==> flow/design.v <==
`timescale 1ns / 1ps
module tausworthe(clk, rst, U1, U2);
input clk, rst;
output reg [31: 0]U1, U2;
reg [31:0] s0, s1, s2, s3, s4, s5, b1, b2;
parameter mask1 = 32'hfffffffe;
parameter mask2 = 32'hfffffff8;
parameter mask3 = 32'hfffffff0;
always @(posedge clk) begin
if((!rst) )
	begin
		b1 = ((( s0 << 13) ^ s0) >> 19);
		s0 = ((( s0 & mask1) << 12 ) ^ b1);
		b1 = ((( s1 << 2) ^ s1) >> 25);
		s1 = ((( s1 & mask2) << 4 ) ^ b1);
		b1 = ((( s2 << 3) ^ s2) >> 11);
		s2 = ((( s2 & mask3) << 17 ) ^ b1);
		b2 = ((( s3 << 13) ^ s3) >> 19);
        s3 = ((( s3 & mask1) << 12 ) ^ b2);
        b2 = ((( s4 << 2) ^ s4) >> 25);
        s4 = ((( s1 & mask2) << 4 ) ^ b2);
        b2 = ((( s5 << 3) ^ s5) >> 11);
        s5 = ((( s5 & mask3) << 17 ) ^ b2);
	 end
	else begin     
       s0 = 32'h7fffeeee;
       s1 = 32'h7ddddddd;
       s2 = 32'h7dddeeee;
       s3 = 32'h7fffffff;
       s4 = 32'h7eeeeeee;
       s5 = 32'h7dddcccc;
    end
    U1 = s0 ^ s1 ^ s2;
    U2 = s3 ^ s4 ^ s5;
end
endmodule
---- From RTL to reports: tausworthe ----
Tool output for the design above, in the order of the flow.
Lines are those of the file above, counted from 1.
Operators carry their Yosys type and port widths (W data, S select, Z words).
Library cell names are shortened.
The mark -- stands for no value.
design
  top module .............................. tausworthe
  clock input ............................. clk
  library ................................. sky130hd
  library corner .......................... tt_025C_1v80

---- After elaboration ----
Yosys after proc, flatten, opt, wreduce and memory -nomap, before mapping. Enables and synchronous resets that opt folds into registers are not counted as muxes. Memory bits, and registers merged into a memory's read port (data or address), are not among the register bits. Print and check cells are not counted. Equal cells are merged and count once.
operators by class
  mux-type cells .......................... 6
  bitwise logic cells ..................... 16
  div/mod/pow operators ................... 0
  eq/ne operators ......................... 0
  shift operators ......................... 0
  magnitude comparators ................... 0
  reductions and logical operators ........ 0
  multipliers ............................. 0
  add/subtract/negate cells ............... 0
operator list
  operator          number
  $xor A32 B32 Y32  10
  $mux W32          6
  $xor A32 B13 Y32  2
  $xor A32 B21 Y32  2
  $xor A32 B7 Y32   2
bit counts
  bits in read-only memories .............. 0
  register bits ........................... 256
  word width x clocked read ports ......... 0
  memory cells ............................ 0
  output and inout port bits .............. 64
  input port bits ......................... 2
  bits in writable memories ............... 0
  elaborated cells ........................ 30
  bits in latches ......................... 0

---- Logic depth ----
Longest topological path by Yosys (ltp), each cell counted once; first at word level (registers and memories cut), then after technology mapping (sequential cells cut; the memories' decode and read muxes count).
logic depth
  word-level depth ........................ 6
  ABC_AREA ................................ 0
  depth in mapped cells ................... 5

---- After synthesis ----
The flow's flattened synthesis, as Yosys stat reports it; memories are mapped. The netlist is that of the ABC_AREA named above (0 if unset); the other value can give another one.
Totals and module areas in this step are rounded.
synthesis totals
  buffers ................................. 26
  chip area (Yosys) ....................... 7500 µm²
  mapped flip-flops ....................... 215
  mapped cells ............................ 665
  sequential area ......................... 4300 µm²
cells by type
  cell      number  area in all (µm²)
  dfxtp_1   215     4.3E+03
  xnor2_1   158     1.38E+03
  or2_2     77      481.712
  xor2_1    51      446.678
  nand2b_1  65      406.64
  nor2_1    52      195.187
  nor2b_1   16      100.096
  clkbuf_1  15      56.304
  buf_2     9       45.043
  or2_1     3       18.768
  nor2b_4   1       13.763
  buf_4     1       7.507
  clkbuf_4  1       7.507
  or2b_1    1       7.507

---- Timing after synthesis ----
Path of least setup slack by OpenSTA after synthesis, without wires, with an ideal clock, recovery checks aside; 20% of the period is set as input and as output delay. Where synthesis merged equal registers, the netlist keeps one of their names.
timing path post-synthesis
  path kind ............................... input to register
  start ................................... input port rst
  end ..................................... register s0[10]
  delay of the path ....................... 0.864 ns
  arrival time ............................ 1.087 ns
  external input delay .................... 0.346 ns
  stages on the path ...................... 4
  path slack .............................. 0.520 ns
  required time ........................... 1.607 ns
  path buffers ............................ 3
  period .................................. 1.73 ns
  synthesis period reached ................ 1.21 ns
"delay of the path" is the arrival time less input delay plus setup time.
"stages on the path": output pins that drive a net of the path, with the launching flip-flop's if there is one; two outputs of one cell count as two.
"synthesis period reached" is the clock period less the worst setup slack; recovery checks do not enter. This is arithmetic on one report: input and output delays are still those of the set period (20% each).
The rows between start and end are the longest chain of elaborated cells between them; the timing report does not say that the signal goes this way. Where chains are equally long, one stands for them.
Each line given opens the expression or statement behind the cell; cells for indexed reads and writes are added by Yosys, which also makes memories of some case tables.
between the ends, post-synthesis
  cell sequence ........................... buf_2 > buf_2 > clkbuf_1 > or2_2
  cells in the longest elaborated chain ... 1
  elaborated cells on any way between the ends .. 1
  those cells by class .................... 1 x mux
RTL lines, path post-synthesis
  element      RTL line  source
  from (decl)  3         input clk, rst;
  $mux W32     10        if((!rst) )
  to (assign)  13        s0 = ((( s0 & mask1) << 12 ) ^ b1);
  to (assign)  26        s0 = 32'h7fffeeee;
  to (decl)    5         reg [31:0] s0, s1, s2, s3, s4, s5, b1, b2;

---- Worst path after layout ----
Path of least setup slack in the final report of run A (OpenROAD, finished layout, wires in). Where an end is a register, its clock arrival counts in the times.
timing path after layout
  path kind ............................... register to output
  start ................................... register U2[3]
  end ..................................... output port U2[3]
  stages on the path ...................... 2
  period .................................. 2.02 ns
  path slack .............................. 0.09 ns
  required time ........................... 1.62 ns
  output delay ............................ 0.40 ns
  path buffers ............................ 1
  arrival time ............................ 1.52 ns
between the ends, after layout
  cell sequence ........................... dfxtp_1 > clkdlybuf4s50_1
  cells in the longest elaborated chain ... 0
  elaborated cells on any way between the ends .. 0
RTL lines, path after layout
  element        RTL line  source
  from (decl)    4         output reg [31: 0]U1, U2;
  from (assign)  34        U2 = s3 ^ s4 ^ s5;
  to (decl)      4

Subject: tausworthe on sky130hd, stored results

Hello all,

tausworthe through Yosys and OpenROAD on sky130hd: 2 stored runs, unordered, with their settings and measured results. The constraints put input and output delay at 20% of the set period each and load the outputs with 0.01 pF.
"clock period achieved" = clock period - worst setup slack. The figure is calculated, with input and output delays left at 20% of the set period.
"worst setup path time" is the time allowed to the run's worst setup path (the clock period less input and output delay, where it has them) less its slack. Clock arrival times count: a late capture clock shortens it, a late launch clock lengthens it.
"power consumption" rests on the timing tool's default activity at the inputs, not on a simulated workload.
The results are shown rounded.

======== run A ========
==> flow/run.sh <==
#!/bin/bash
# the make line also repeats the synthesis and layout settings of config.mk as NAME=value (left out here)
make -C /OpenROAD-flow-scripts/flow DESIGN_CONFIG=/design/flow/config.mk WORK_HOME=/design/flow/orfs CLKGATE_MAP_FILE= finish
==> flow/config.mk <==
export PLATFORM = sky130hd
export DESIGN_NAME = tausworthe
export DESIGN_NICKNAME = tausworthe
export VERILOG_FILES = /design/flow/design.v
export SDC_FILE = /design/flow/constraint.sdc
export NUM_CORES = 4
export LEC_CHECK = 0
export CAP_MARGIN = 20
export CORE_ASPECT_RATIO = 1.76
export CORE_MARGIN = 6
export CORE_UTILIZATION = 15
export CTS_CLUSTER_DIAMETER = 92
export GPL_TIMING_DRIVEN = 1
export MAX_ROUTING_LAYER = met5
export PLACE_DENSITY_LB_ADDON = 0.22
export SLEW_MARGIN = 35
==> flow/constraint.sdc <==
create_clock -name core_clock -period 2.02 [get_ports {clk}]
set_input_delay 0.4040 -clock core_clock [delete_from_list [all_inputs] [get_ports {clk}]]
set_output_delay 0.4040 -clock core_clock [all_outputs]
set_load 0.01 [all_outputs]

-------- measured, run A --------
  total negative setup slack .............. 0.000 ns
  worst hold slack in the final report .... 0.33 ns
  power consumption ....................... 11000 uW
  std-cell area (final layout) ............ 9600 µm²
  clock period achieved ................... 1.927 ns
  worst setup path time ................... 1.52 ns
  worst setup path kind ................... register to output
  worst slack on setup checks ............. 0.093 ns
  utilization ............................. 20%
  full die area ........................... 56000 µm²
  synthesized cell area ................... 7500 µm²

======== run B ========
==> flow/run.sh <==
#!/bin/bash
# the make line also repeats the synthesis and layout settings of config.mk as NAME=value (left out here)
make -C /OpenROAD-flow-scripts/flow DESIGN_CONFIG=/design/flow/config.mk WORK_HOME=/design/flow/orfs CLKGATE_MAP_FILE= finish
==> flow/config.mk <==
export PLATFORM = sky130hd
export DESIGN_NAME = tausworthe
export DESIGN_NICKNAME = tausworthe
export VERILOG_FILES = /design/flow/design.v
export SDC_FILE = /design/flow/constraint.sdc
export NUM_CORES = 4
export LEC_CHECK = 0
export ABC_AREA = 1
export CAP_MARGIN = 5
export CELL_PAD_IN_SITES_DETAIL_PLACEMENT = 2
export CORE_MARGIN = 5
export CORE_UTILIZATION = 19
export GPL_TIMING_DRIVEN = 1
export MAX_ROUTING_LAYER = met5
export PLACE_DENSITY_LB_ADDON = 0.09
export SETUP_SLACK_MARGIN = 0.36
export SLEW_MARGIN = 20
export TNS_END_PERCENT = 75
==> flow/constraint.sdc <==
create_clock -name core_clock -period 2.04 [get_ports {clk}]
set_input_delay 0.4080 -clock core_clock [delete_from_list [all_inputs] [get_ports {clk}]]
set_output_delay 0.4080 -clock core_clock [all_outputs]
set_load 0.01 [all_outputs]

-------- measured, run B --------
  power consumption ....................... 12000 uW
  clock period achieved ................... 1.774 ns
  worst slack on setup checks ............. 0.27 ns
  utilization ............................. 24%
  total negative setup slack .............. 0.000 ns
  worst hold slack in the final report .... 0.24 ns
  full die area ........................... 48000 µm²
  synthesized cell area ................... 8400 µm²
  std-cell area (final layout) ............ 11000 µm²
  worst setup path time ................... 1.37 ns
  worst setup path kind ................... register to output

Thanks
